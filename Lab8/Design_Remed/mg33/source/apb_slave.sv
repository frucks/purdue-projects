==> flow/design.v <==
module apb_slave (
    input logic clk, n_rst,
    input logic [7:0] rx_data,
    input logic data_ready, overrun_error, framing_error,
    output logic data_read,
    input logic psel,
    input logic [2:0] paddr,
    input logic penable, pwrite,
    input logic [7:0] pwdata,
    output logic [7:0] prdata,
    output logic pslverr,
    output logic [3:0] data_size,
    output logic [13:0] bit_period
);
logic [7:0] nxt_prdata;
logic nxt_pslverr;
logic [3:0] nxt_datasize;
logic [13:0] nxt_bitperiod;
logic nxt_dataread;
always_ff @(posedge clk, negedge n_rst) begin: slave_ff
    if (n_rst == 0) begin
        prdata <= 0;
        pslverr <= 0;
        data_size <= 0;
        bit_period <= 0;
        data_read <= 0;
    end
    else begin
        prdata <= nxt_prdata;
        pslverr <= nxt_pslverr;
        data_size <= nxt_datasize;
        bit_period <= nxt_bitperiod;
        data_read <= nxt_dataread;
    end
end
always_comb begin: slave_comb
    nxt_dataread = 1'b0;
    nxt_prdata = prdata;
    nxt_bitperiod = bit_period;  
    nxt_datasize = data_size;  
    nxt_pslverr = 1'b0;
    if (psel) begin
        if (pwrite) begin
            case (paddr)
            'd2 : nxt_bitperiod[7:0] = pwdata;
            'd3 : nxt_bitperiod[13:8] = pwdata[5:0];
            'd4 : nxt_datasize = pwdata;
                default: nxt_pslverr = 1'b1;
            endcase
        end
        else begin
            case (paddr)
            'd0 : nxt_prdata = (data_ready)? 'd1: 'd0;
            'd1 : nxt_prdata = (framing_error)? 'd1: (overrun_error)? 'd2: 'd0;
            'd2 : nxt_prdata = bit_period[7:0];
            'd3 : nxt_prdata = {2'd0, bit_period[13:8]};
            'd4 : nxt_prdata = {3'd0, data_size};
            'd6 : if (data_ready) begin nxt_prdata = rx_data; nxt_dataread = 1'b1; end
                default: nxt_pslverr = 1'b1;
            endcase
        end
    end
end
endmodule
# Tool chain data of apb_slave
# The steps from the RTL of apb_slave to its reports follow in flow order.
# Line numbers count from 1 in the design file above.
# Operators carry their Yosys type and port widths (W data, S select, Z words).
# Cell names lack the library's common part.
# Not given: -
# design
top	apb_slave
clock	clk
lib	sky130hd
lib_corner	tt_025C_1v80

# Word level
# Yosys after proc, flatten, opt, wreduce and memory -nomap, before mapping. Memory bits, and registers merged into a memory's read port (data or address), are not among the register bits. Print and check cells are not counted.
# bits
ff_bits	28
latchBits	0
mem_bits_rw	0
rom_bits	0
clocked_rd_ports_x_width	0
memories	0
# op_classes
add_sub_neg	0
mul	0
n_div	0
compare	0
eq_ne	6
shifts	0
muxes	13
bitwise	1
reduce_logical	8
# ops
operator	count
$pmux W8 S6	1
$reduce_and A3 Y1	3
$mux W1	9
$mux W8	1
$eq A3 B2 Y1 const B	2
$eq A3 B3 Y1 const B	2
$reduce_bool A6 Y1	1
$reduce_or A6 Y1	1
$reduce_and A4 Y1	1
$mux W2	2
$eq A3 B1 Y1 const B	1
$logic_not A3 Y1	1
$reduce_or A3 Y1	1
$ne A2 B2 Y1 const B	1
$not A1 Y1	1

# Logic depth
# Longest topological path by Yosys (ltp), each cell counted once; first at word level (registers and memories cut), then after technology mapping (sequential cells cut; the memories' decode and read muxes count).
# logic_depth
ltp_word	5
ABC_AREA	1
mapped_depth	10
mapped_depth_nobuf	9

# Synthesis result
# The flow's flattened synthesis, as Yosys stat reports it; memories are mapped. The netlist is that of the ABC_AREA named above (0 if unset); the other value can give another one.
# The area totals of this step are shown rounded.
# by_type
type	count	type_area_um2
dfrtp_1	28	700.672
nand2_1	80	300.288
o21ai_2	9	78.826
buf_6	4	45.043
inv_1	12	45.043
o21ai_0	9	45.043
nand4_1	6	37.536
nand3_1	7	35.034
nand2_4	2	22.522
nor2_1	6	22.522
nor2_4	2	22.522
nor2_8	1	20.019
nand3_4	1	17.517
o21ai_4	1	16.266
o21ai_1	2	10.01
clkinv_4	1	8.758
inv_6	1	8.758
buf_4	1	7.507
# Other cell types: 3; their cells: 3.
# mapped
stdcells	176
yosys_area_um2	1460
ff_cells	28
n_buf	5

# Timing after synthesis
# Path of least setup slack by OpenSTA after synthesis, without wires, with an ideal clock, recovery checks aside; 20% of the period is set as input and as output delay. Where synthesis merged equal registers, the netlist keeps one of their names.
# synth_timing
path_kind	input to register
start	in paddr[2]
end	reg bit_period[10]
tclk_ps	1620
setup_ps	118
arrival_ps	1055
slack_ps	447
delay_ps	849
path_stages	8
n_path_buf	2
period_less_setup_slack_ps	1173
# "delay_ps" = arrival - input delay + setup time.
# "path_stages" counts driving pins, that of a launching flip-flop among them; a cell with two outputs on the path counts twice.
# "period_less_setup_slack_ps" = period - worst setup slack (recovery checks aside). The figure is calculated, with input and output delays left at 20% of the set period.
# The rows between start and end are the longest chain of elaborated cells between them; the timing report does not say that the signal goes this way. Where chains are equally long, one stands for them.
# A line is the first line of the expression or statement that the cell stems from. Yosys adds cells for indexed reads and writes and turns some case tables into memories.
# synth_between
path_cell_list	buf_6 -> clkinv_4 -> nand2_4 -> nor2_4 -> nand2_1 -> buf_4 -> nand2_1 -> o21ai_2
elab_chain_cells	2
cone_cells	2
# synth_rtl
element	line_no	source
start, declared	7	input logic [2:0] paddr,
$eq A3 B2 Y1	44	case (paddr)
$reduce_and A3 Y1	-
end, assigned	25	bit_period <= 0;
end, assigned	32	bit_period <= nxt_bitperiod;
end, declared	13	output logic [13:0] bit_period

# Worst path after layout
# Path of least setup slack in the final report of record 2 (OpenROAD, finished layout, wires in). Where an end is a register, its clock arrival counts in the times.
# The report prints the path's times to 10 ps; the period is as set.
# layout_timing
path_kind	register to output
start	reg bit_period[1]
end	out bit_period[1]
tclk_ps	1870
out_delay_ps	370
arrival_ps	1220
slack_ps	270
path_stages	2
n_path_buf	1
# layout_between
path_cell_list	dfrtp_1 -> clkdlybuf4s50_1
elab_chain_cells	0
cone_cells	0
cone_lines	0
# layout_rtl
element	line_no	source
start, declared	13	output logic [13:0] bit_period
start, assigned	25	bit_period <= 0;
start, assigned	32	bit_period <= nxt_bitperiod;
end, declared	13

Lab notebook: apb_slave

Below are 2 stored runs of the flow (Yosys, OpenROAD; platform sky130hd) on apb_slave, each with its settings and what was measured, unordered. Constraints: input delay and output delay 20% of the set period each, output load 0.01 pF.
"achieved_period_ps" = clock period - worst setup slack. The figure is calculated, with input and output delays left at 20% of the set period.
"timing.worst_path_ps" means the part of the period allowed to the worst setup path (the constraints hold back 20% at inputs and 20% at outputs) less its slack; where the path has registers, the arrival times of their clocks count too.
"final_power_w": no workload was simulated; the value follows from the tool's default switching activity.
"timing.worst_path_ps" is known to 10 ps.
The results are shown rounded.

Record 1, flow files:
==> flow/run.sh <==
#!/bin/bash
# the make line also repeats the synthesis and layout settings of config.mk as NAME=value (left out here)
make -C /OpenROAD-flow-scripts/flow DESIGN_CONFIG=/design/flow/config.mk WORK_HOME=/design/flow/orfs CLKGATE_MAP_FILE= finish
==> flow/config.mk <==
export PLATFORM = sky130hd
export DESIGN_NAME = apb_slave
export DESIGN_NICKNAME = apb_slave
export VERILOG_FILES = /design/flow/design.v
export SDC_FILE = /design/flow/constraint.sdc
export NUM_CORES = 4
export LEC_CHECK = 0
export ABC_AREA = 0
export CAP_MARGIN = 20
export CELL_PAD_IN_SITES_DETAIL_PLACEMENT = 1
export CORE_MARGIN = 6
export CORE_UTILIZATION = 40
export CTS_CLUSTER_SIZE = 20
export PLACE_DENSITY_LB_ADDON = 0.06
export SLEW_MARGIN = 20
==> flow/constraint.sdc <==
create_clock -name core_clock -period 0.925 [get_ports {clk}]
set_input_delay 0.1850 -clock core_clock [delete_from_list [all_inputs] [get_ports {clk}]]
set_output_delay 0.1850 -clock core_clock [all_outputs]
set_load 0.01 [all_outputs]

Record 1: stopped before the end: clock tree synthesis reported DPL-0033

Record 2, flow files:
==> flow/run.sh <==
#!/bin/bash
# the make line also repeats the synthesis and layout settings of config.mk as NAME=value (left out here)
make -C /OpenROAD-flow-scripts/flow DESIGN_CONFIG=/design/flow/config.mk WORK_HOME=/design/flow/orfs CLKGATE_MAP_FILE= finish
==> flow/config.mk <==
export PLATFORM = sky130hd
export DESIGN_NAME = apb_slave
export DESIGN_NICKNAME = apb_slave
export VERILOG_FILES = /design/flow/design.v
export SDC_FILE = /design/flow/constraint.sdc
export NUM_CORES = 4
export LEC_CHECK = 0
export ABC_AREA = 1
export CAP_MARGIN = 20
export CORE_ASPECT_RATIO = 1.04
export CORE_MARGIN = 2
export CORE_UTILIZATION = 28
export CTS_CLUSTER_DIAMETER = 332
export CTS_CLUSTER_SIZE = 19
export MAX_ROUTING_LAYER = met4
export PLACE_DENSITY_LB_ADDON = 0.27
export SETUP_SLACK_MARGIN = 0.09
export SLEW_MARGIN = 0
==> flow/constraint.sdc <==
create_clock -name core_clock -period 1.87 [get_ports {clk}]
set_input_delay 0.3740 -clock core_clock [delete_from_list [all_inputs] [get_ports {clk}]]
set_output_delay 0.3740 -clock core_clock [all_outputs]
set_load 0.01 [all_outputs]

==> results of record 2, as CSV <==
result,value
design.die.area_um2,5820
fin_tns_ps,0
timing.worst_path_ps,1220
critical_path_type,"register to output"
achieved_period_ps,1599
stdcell_area_um2,2160
util_pct,43.3
final_power_w,0.00169
setup_worst_slack_ps,271
yosys_chip_area_um2,1460
