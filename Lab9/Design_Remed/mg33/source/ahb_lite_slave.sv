==> flow/design.v <==
module ahb_lite_slave (
    input logic clk, n_rst,
    output logic [15:0] sample_data,
    output logic data_ready, new_coefficient_set,
    input logic [1:0] coefficient_num,
    output logic [15:0] fir_coefficient,
    input logic modwait,
    input logic [15:0] fir_out,
    input logic err, hsel,
    input logic [3:0] haddr,
    input logic hsize,
    input logic [1:0] htrans,
    input logic hwrite,
    input logic [15:0] hwdata,
    output logic [15:0] hrdata,
    output logic hresp
);
logic [15:0] nxt_newsample;
logic nxt_dataready;
logic nxt_newcoeff;
logic [15:0] nxt_hrdata;
logic nxt_hrespread;
logic nxt_hrespwrite;
logic [15:0] f0;
logic [15:0] f1;
logic [15:0] f2;
logic [15:0] f3;
logic [15:0] nxt_f0;
logic [15:0] nxt_f1;
logic [15:0] nxt_f2;
logic [15:0] nxt_f3;
logic [15:0] status;
logic [15:0] nxt_status;
logic [3:0] prev_addr;
logic prev_hwrite;
logic prev_hsize;
always_ff @(posedge clk, negedge n_rst) begin: ahbslave_ff
    if (n_rst == 0) begin
        hrdata <= 0;
        hresp <= 0;
        sample_data <= 0;
        data_ready <= 0;
        new_coefficient_set <= 0;
        f0 <= 0;
        f1 <= 0;
        f2 <= 0;
        f3 <= 0;
        prev_addr <= 0;
        prev_hwrite <= 0;
        prev_hsize <= 0;
    end
    else begin
        hrdata <= nxt_hrdata;
        hresp <= nxt_hrespread || nxt_hrespwrite;
        sample_data <= nxt_newsample;
        data_ready <= nxt_dataready;
        new_coefficient_set <= nxt_newcoeff;
        f0 <= nxt_f0;
        f1 <= nxt_f1;
        f2 <= nxt_f2;
        f3 <= nxt_f3;
        prev_addr <= haddr;
        prev_hwrite <= hwrite;
        prev_hsize <= hsize;
    end
end
always_comb begin: write_comb
nxt_newsample = sample_data;
nxt_f0 = f0;
nxt_f1 = f1;
nxt_f2 = f2;
nxt_f3 = f3;
nxt_newcoeff = 'd0;
nxt_hrespwrite = 1'b0;
nxt_dataready = 1'b0;
if (hsel) begin
    if (prev_hwrite) begin
        if (prev_hsize) begin
            case (prev_addr)
            'h4 : begin nxt_newsample = hwdata; nxt_dataready = 1'b1; end
            'h6 : nxt_f0 = hwdata;
            'h8 : nxt_f1 = hwdata;
            'hA : nxt_f2 = hwdata;
            'hC : nxt_f3 = hwdata;
            'hE : nxt_newcoeff = 1'd1;
                default: nxt_hrespwrite = 1'b1;
            endcase
        end
        else begin
            case (haddr)
            'h4 : begin nxt_newsample = hwdata[7:0]; nxt_dataready = 1'b1; end
            'h5 : begin nxt_newsample = hwdata[15:8]; nxt_dataready = 1'b1; end
            'h6 : nxt_f0[7:0] = hwdata[7:0];
            'h7 : nxt_f0[15:8]= hwdata[15:8];
            'h8 : nxt_f1[7:0] = hwdata[7:0];
            'h9 : nxt_f1[15:8] = hwdata[15:8];
            'hA : nxt_f2[7:0] = hwdata[7:0];
            'hB : nxt_f2[15:8] = hwdata[15:8];
            'hC : nxt_f3[7:0] = hwdata[7:0];
            'hD : nxt_f3[15:8] = hwdata[15:8];
            'hE : nxt_newcoeff = 1'd1;
                default: nxt_hrespwrite = 1'b1;
            endcase
        end
    end
end
end
always_comb begin: read_comb
nxt_hrdata = hrdata;
nxt_hrespread = 1'b0;
if (hsel) begin
    if (hwrite == 0) begin
        if (hsize) begin
            case (haddr)
            'h0 : nxt_hrdata = status;
            'h2 : nxt_hrdata = fir_out;
            'h4 : nxt_hrdata = ((prev_addr == haddr) && (prev_hwrite == 1'b1)) ? hwdata: sample_data;
            'h6 : nxt_hrdata = ((prev_addr == haddr) && (prev_hwrite == 1'b1)) ? hwdata: f0;
            'h8 : nxt_hrdata = ((prev_addr == haddr) && (prev_hwrite == 1'b1)) ? hwdata: f1;
            'hA : nxt_hrdata = ((prev_addr == haddr) && (prev_hwrite == 1'b1)) ? hwdata: f2;
            'hC : nxt_hrdata = ((prev_addr == haddr) && (prev_hwrite == 1'b1)) ? hwdata: f3;
            'hE : nxt_hrdata = ((prev_addr == haddr) && (prev_hwrite == 1'b1)) ? hwdata: new_coefficient_set;
                default: nxt_hrespread = 1'b1;
        endcase
        end
        else begin
            case (haddr)
            'h0 : nxt_hrdata = {8'd0, status[7:0]};
            'h1 : nxt_hrdata = {status[15:8], 8'd0};
            'h2 : nxt_hrdata = {8'd0, fir_out[7:0]};
            'h3 : nxt_hrdata = {fir_out[15:8], 8'd0};
            'h4 : nxt_hrdata = ((prev_addr == haddr) && (prev_hwrite == 1'b1)) ? {8'd0, hwdata[7:0]}: {8'd0, sample_data[7:0]};
            'h5 : nxt_hrdata = ((prev_addr == haddr) && (prev_hwrite == 1'b1)) ? {hwdata[15:8], 8'd0}: {sample_data[15:8], 8'd0};
            'h6 : nxt_hrdata = ((prev_addr == haddr) && (prev_hwrite == 1'b1)) ? {8'd0, hwdata[7:0]}: {8'd0, f0[7:0]};
            'h7 : nxt_hrdata = ((prev_addr == haddr) && (prev_hwrite == 1'b1)) ? {hwdata[15:8], 8'd0}: {f0[15:8], 8'd0};
            'h8 : nxt_hrdata = ((prev_addr == haddr) && (prev_hwrite == 1'b1)) ? {8'd0, hwdata[7:0]}: {8'd0, f1[7:0]};
            'h9 : nxt_hrdata = ((prev_addr == haddr) && (prev_hwrite == 1'b1)) ? {hwdata[15:8], 8'd0}: {f1[15:8], 8'd0};
            'hA : nxt_hrdata = ((prev_addr == haddr) && (prev_hwrite == 1'b1)) ? {8'd0, hwdata[7:0]}: {8'd0, f2[7:0]};
            'hB : nxt_hrdata = ((prev_addr == haddr) && (prev_hwrite == 1'b1)) ? {hwdata[15:8], 8'd0}: {f2[15:8], 8'd0};
            'hC : nxt_hrdata = ((prev_addr == haddr) && (prev_hwrite == 1'b1)) ? {8'd0, hwdata[7:0]}: {8'd0, f3[7:0]};
            'hD : nxt_hrdata = ((prev_addr == haddr) && (prev_hwrite == 1'b1)) ? {hwdata[15:8], 8'd0}: {f3[15:8], 8'd0};
            'hE : nxt_hrdata = ((prev_addr == haddr) && (prev_hwrite == 1'b1)) ? hwdata: new_coefficient_set;
                default: nxt_hrespread = 1'b1;
        endcase
        end
    end
end
end
always_comb begin: fir_comb
    case (coefficient_num)
'd0 : fir_coefficient = f0;
'd1 : fir_coefficient = f1;
'd2 : fir_coefficient = f2;
'd3 : fir_coefficient = f3;
endcase
end
assign status ={7'b0, err, 7'b0, (modwait || new_coefficient_set)};
endmodule
# Reports on ahb_lite_slave
# Tool output for the design above, in the order of the flow.
# Lines are those of the file above, counted from 1.
# Library cell names are shortened.
# A cell with n/a has no value.
dict set report setup {
  design {ahb_lite_slave}
  clk_port {clk}
  library {sky130hd}
  corner {tt_025C_1v80}
}

# Elaborated design
# Yosys after proc, flatten, opt, wreduce and memory -nomap, before mapping. Memory bits, and registers merged into a memory's read port (data or address), are not among the register bits. Print and check cells are not counted.
dict set report word_totals {
  register_bits 105
  latch_bits 0
  ramBits 0
  mem_bits_ro 0
  clocked_rd_ports_x_width 0
  n_memories 0
  inputBits 47
  output_inout_bits 51
  wordCells 136
}
dict set report classes {
  n_addsub 0
  multipliers 0
  n_div 0
  compare 0
  n_eq 30
  shifts 0
  mux 59
  n_logic 1
  reduce_logical 30
}
# operator n
set op_table {}
lappend op_table {{16-bit two-way mux} 22}
lappend op_table {{16-bit case mux with 15-bit select} 1}
lappend op_table {{16-bit case mux with 8-bit select} 1}
lappend op_table {{8-bit two-way mux} 13}
lappend op_table {{16-bit case mux with 4-bit select} 1}
lappend op_table {{4-bit == test (second input constant)} 11}
lappend op_table {{4-bit AND reduction} 10}
lappend op_table {{16-bit case mux with 2-bit select} 1}
lappend op_table {{4-bit by 3-bit == test with 1-bit output (second input constant)} 6}
lappend op_table {{1-bit two-way mux} 20}
lappend op_table {{2-bit nonzero test} 8}
lappend op_table {{15-bit nonzero test} 1}
lappend op_table {{15-bit OR reduction} 1}
lappend op_table {{11-bit OR reduction} 1}
lappend op_table {{2-bit by 1-bit != test with 1-bit output (second input constant)} 5}
lappend op_table {{9-bit by 1-bit != test with 1-bit output (second input constant)} 1}
lappend op_table {{4-bit by 2-bit == test with 1-bit output (second input constant)} 2}
lappend op_table {{8-bit OR reduction} 1}
lappend op_table {{6-bit OR reduction} 1}
lappend op_table {{2-bit == test (second input constant)} 2}
lappend op_table {{4-bit by 1-bit == test with 1-bit output (second input constant)} 1}
lappend op_table {{4-bit == test} 1}
lappend op_table {{4-bit zero test} 1}
lappend op_table {{3-bit nonzero test} 1}
lappend op_table {{1-bit logical OR} 2}
lappend op_table {{2-bit by 1-bit == test with 1-bit output (second input constant)} 1}
lappend op_table {{2-bit zero test} 1}
lappend op_table {{2-bit OR reduction} 1}
# Other operator kinds: 2; their cells: 2.

# Logic depth
# Longest topological path by Yosys (ltp), each cell counted once; first at word level (registers and memories cut), then after technology mapping (sequential cells cut; the memories' decode and read muxes count).
dict set report depth {
  ltp_word 7
  abc_area 0
  depth_mapped 9
  depth_no_buf 6
}

# Synthesis result
# Source: synth_stat.txt of the flow (Yosys; design flattened, memories mapped). It holds for the ABC_AREA given above (unset counts as 0); a run with the other value may have another netlist.
dict set report synth_totals {
  mapped_cells 625
  synth_area_um2 6618.8
  ffs 105
}
# cell n
set by_type {}
lappend by_type {dfrtp_1 105}
lappend by_type {mux2_2 67}
lappend by_type {mux4_2 16}
lappend by_type {nand2_1 66}
lappend by_type {a22oi_1 31}
lappend by_type {mux2i_1 21}
lappend by_type {o21ai_0 26}
lappend by_type {nand3_1 25}
lappend by_type {mux2_1 9}
lappend by_type {clkbuf_1 24}
lappend by_type {a31oi_1 14}
lappend by_type {buf_2 17}
lappend by_type {nor2_1 22}
lappend by_type {nor2b_1 11}
lappend by_type {a21o_1 9}
lappend by_type {and4bb_2 5}
lappend by_type {o2bb2ai_1 7}
lappend by_type {nand4_1 9}
# Not listed: further types 56, cells in them 141.

# Worst setup path after synthesis
# Path of least setup slack by OpenSTA after synthesis, without wires, with an ideal clock, recovery checks aside; 20% of the period is set as input and as output delay. Where synthesis merged equal registers, the netlist keeps one of their names.
dict set report synth_path {
  kind {input to output}
  start {in coefficient_num[0]}
  end {out fir_coefficient[10]}
  period_ns 2.69
  in_delay_ns 0.538
  output_delay_ns 0.538
  arrival_time_ns 1.818
  required_ns 2.152
  path_slack_ns 0.334
  delay_ns 1.280
  driving_pins 3
  synth_period_reached_ns 2.356
}
# "delay_ns" is the arrival time less input delay plus setup time.
# At an output port there is no setup time.
# "driving_pins": output pins that drive a net of the path, with the launching flip-flop's if there is one; two outputs of one cell count as two.
# "synth_period_reached_ns" = period - worst setup slack (recovery checks aside). The figure is calculated, with input and output delays left at 20% of the set period.
# Between the ends stands the longest chain of elaborated cells between them, by number of cells; it is not shown to be the way that was timed. Of several equally long chains one is given.
# A line is the first line of the expression or statement that the cell stems from. Yosys adds cells for indexed reads and writes and turns some case tables into memories.
dict set report synth_between {
  path_cell_list {clkbuf_1 buf_2 mux4_2}
  elab_chain_cells 2
}
# item line_no
set synth_lines {}
lappend synth_lines {{start: declaration} 5} ;# input logic [1:0] coefficient_num,
lappend synth_lines {{2-bit == test} 150} ;# case (coefficient_num)
lappend synth_lines {{16-bit case mux with 4-bit select} 150}
lappend synth_lines {{end: declaration} 6} ;# output logic [15:0] fir_coefficient,

# Path in the finished layout
# Path of least setup slack in the final report of run 1 (OpenROAD, finished layout, wires in). Where an end is a register, its clock arrival counts in the times.
dict set report layout_path {
  kind {input to register}
  start {in haddr[3]}
  end {reg hrdata[14]}
  period_ns 1.61
  in_delay_ns 0.32
  arrival_time_ns 2.73
  required_ns 1.84
  path_slack_ns -0.88
  driving_pins 8
}
# Between the ends stands the longest chain of elaborated cells between them, by number of cells; it is not shown to be the way that was timed. Of several equally long chains one is given.
dict set report layout_between {
  path_cell_list {dlygate4sd2_1 buf_12 buf_4 nor2b_1 o2bb2ai_1 a22oi_1 o211a_1 o211ai_1}
  elab_chain_cells 5
}
# item line_no
set layout_lines {}
lappend layout_lines {{start: declaration} 10} ;# input logic [3:0] haddr,
lappend layout_lines {{4-bit == test} 142} ;# 'hE : nxt_hrdata = ((prev_addr == haddr) && (prev_hwrite == 1'b1)) ? hwdata: new_coefficient_set;
lappend layout_lines {{1-bit logical AND} 142}
lappend layout_lines {{16-bit two-way mux} 142}
lappend layout_lines {{16-bit case mux with 15-bit select} 127} ;# case (haddr)
lappend layout_lines {{16-bit two-way mux} 113} ;# if (hsize) begin
lappend layout_lines {{end: assignment} 39} ;# hrdata <= 0;
lappend layout_lines {{end: assignment} 53} ;# hrdata <= nxt_hrdata;
lappend layout_lines {{end: declaration} 15} ;# output logic [15:0] hrdata,

# ahb_lite_slave through Yosys and OpenROAD on sky130hd: 2 stored runs, unordered, with their settings and measured results. The constraints put input and output delay at 20% of the set period each and load the outputs with 0.01 pF.
# "achievedPeriod_ns" is the run's clock period less its worst setup slack. It is reckoned from that one timing run; input and output delays stay at 20% of the period that was set.
# "power_total_mw" rests on the timing tool's default activity at the inputs, not on a simulated workload.
run="run 1" settings period_ns=1.61 CORE_UTILIZATION=34 PLACE_DENSITY_LB_ADDON=0.3 CORE_MARGIN=7 CELL_PAD_IN_SITES_GLOBAL_PLACEMENT=0 CELL_PAD_IN_SITES_DETAIL_PLACEMENT=2 TNS_END_PERCENT=40 ABC_AREA=0 GPL_TIMING_DRIVEN=1 CTS_CLUSTER_DIAMETER=240 MAX_ROUTING_LAYER="met5" CAP_MARGIN=20 SLEW_MARGIN=20
run="run 1" results achievedPeriod_ns=2.494 ws_setup_ns=-0.884 util_frac=0.59 finalCellArea_um2=11150.7 dieArea_um2=23569.9 synthArea_um2=6618.8 total_negative_slack_ns=-49.016 power_total_mw=10.807
run="run 2" settings period_ns=3.07 CORE_UTILIZATION=30 PLACE_DENSITY_LB_ADDON=0.27 CELL_PAD_IN_SITES_GLOBAL_PLACEMENT=3 TNS_END_PERCENT=95 CTS_CLUSTER_SIZE=62 CTS_CLUSTER_DIAMETER=267 CAP_MARGIN=35 MIN_ROUTING_LAYER="met2" MAX_ROUTING_LAYER="met5" CORE_MARGIN=2 SLEW_MARGIN=20
run="run 2" results achievedPeriod_ns=2.795 ws_setup_ns=0.275 util_frac=0.386 finalCellArea_um2=8399.3 dieArea_um2=23266.9 synthArea_um2=6618.8 total_negative_slack_ns=0.000 power_total_mw=4.383
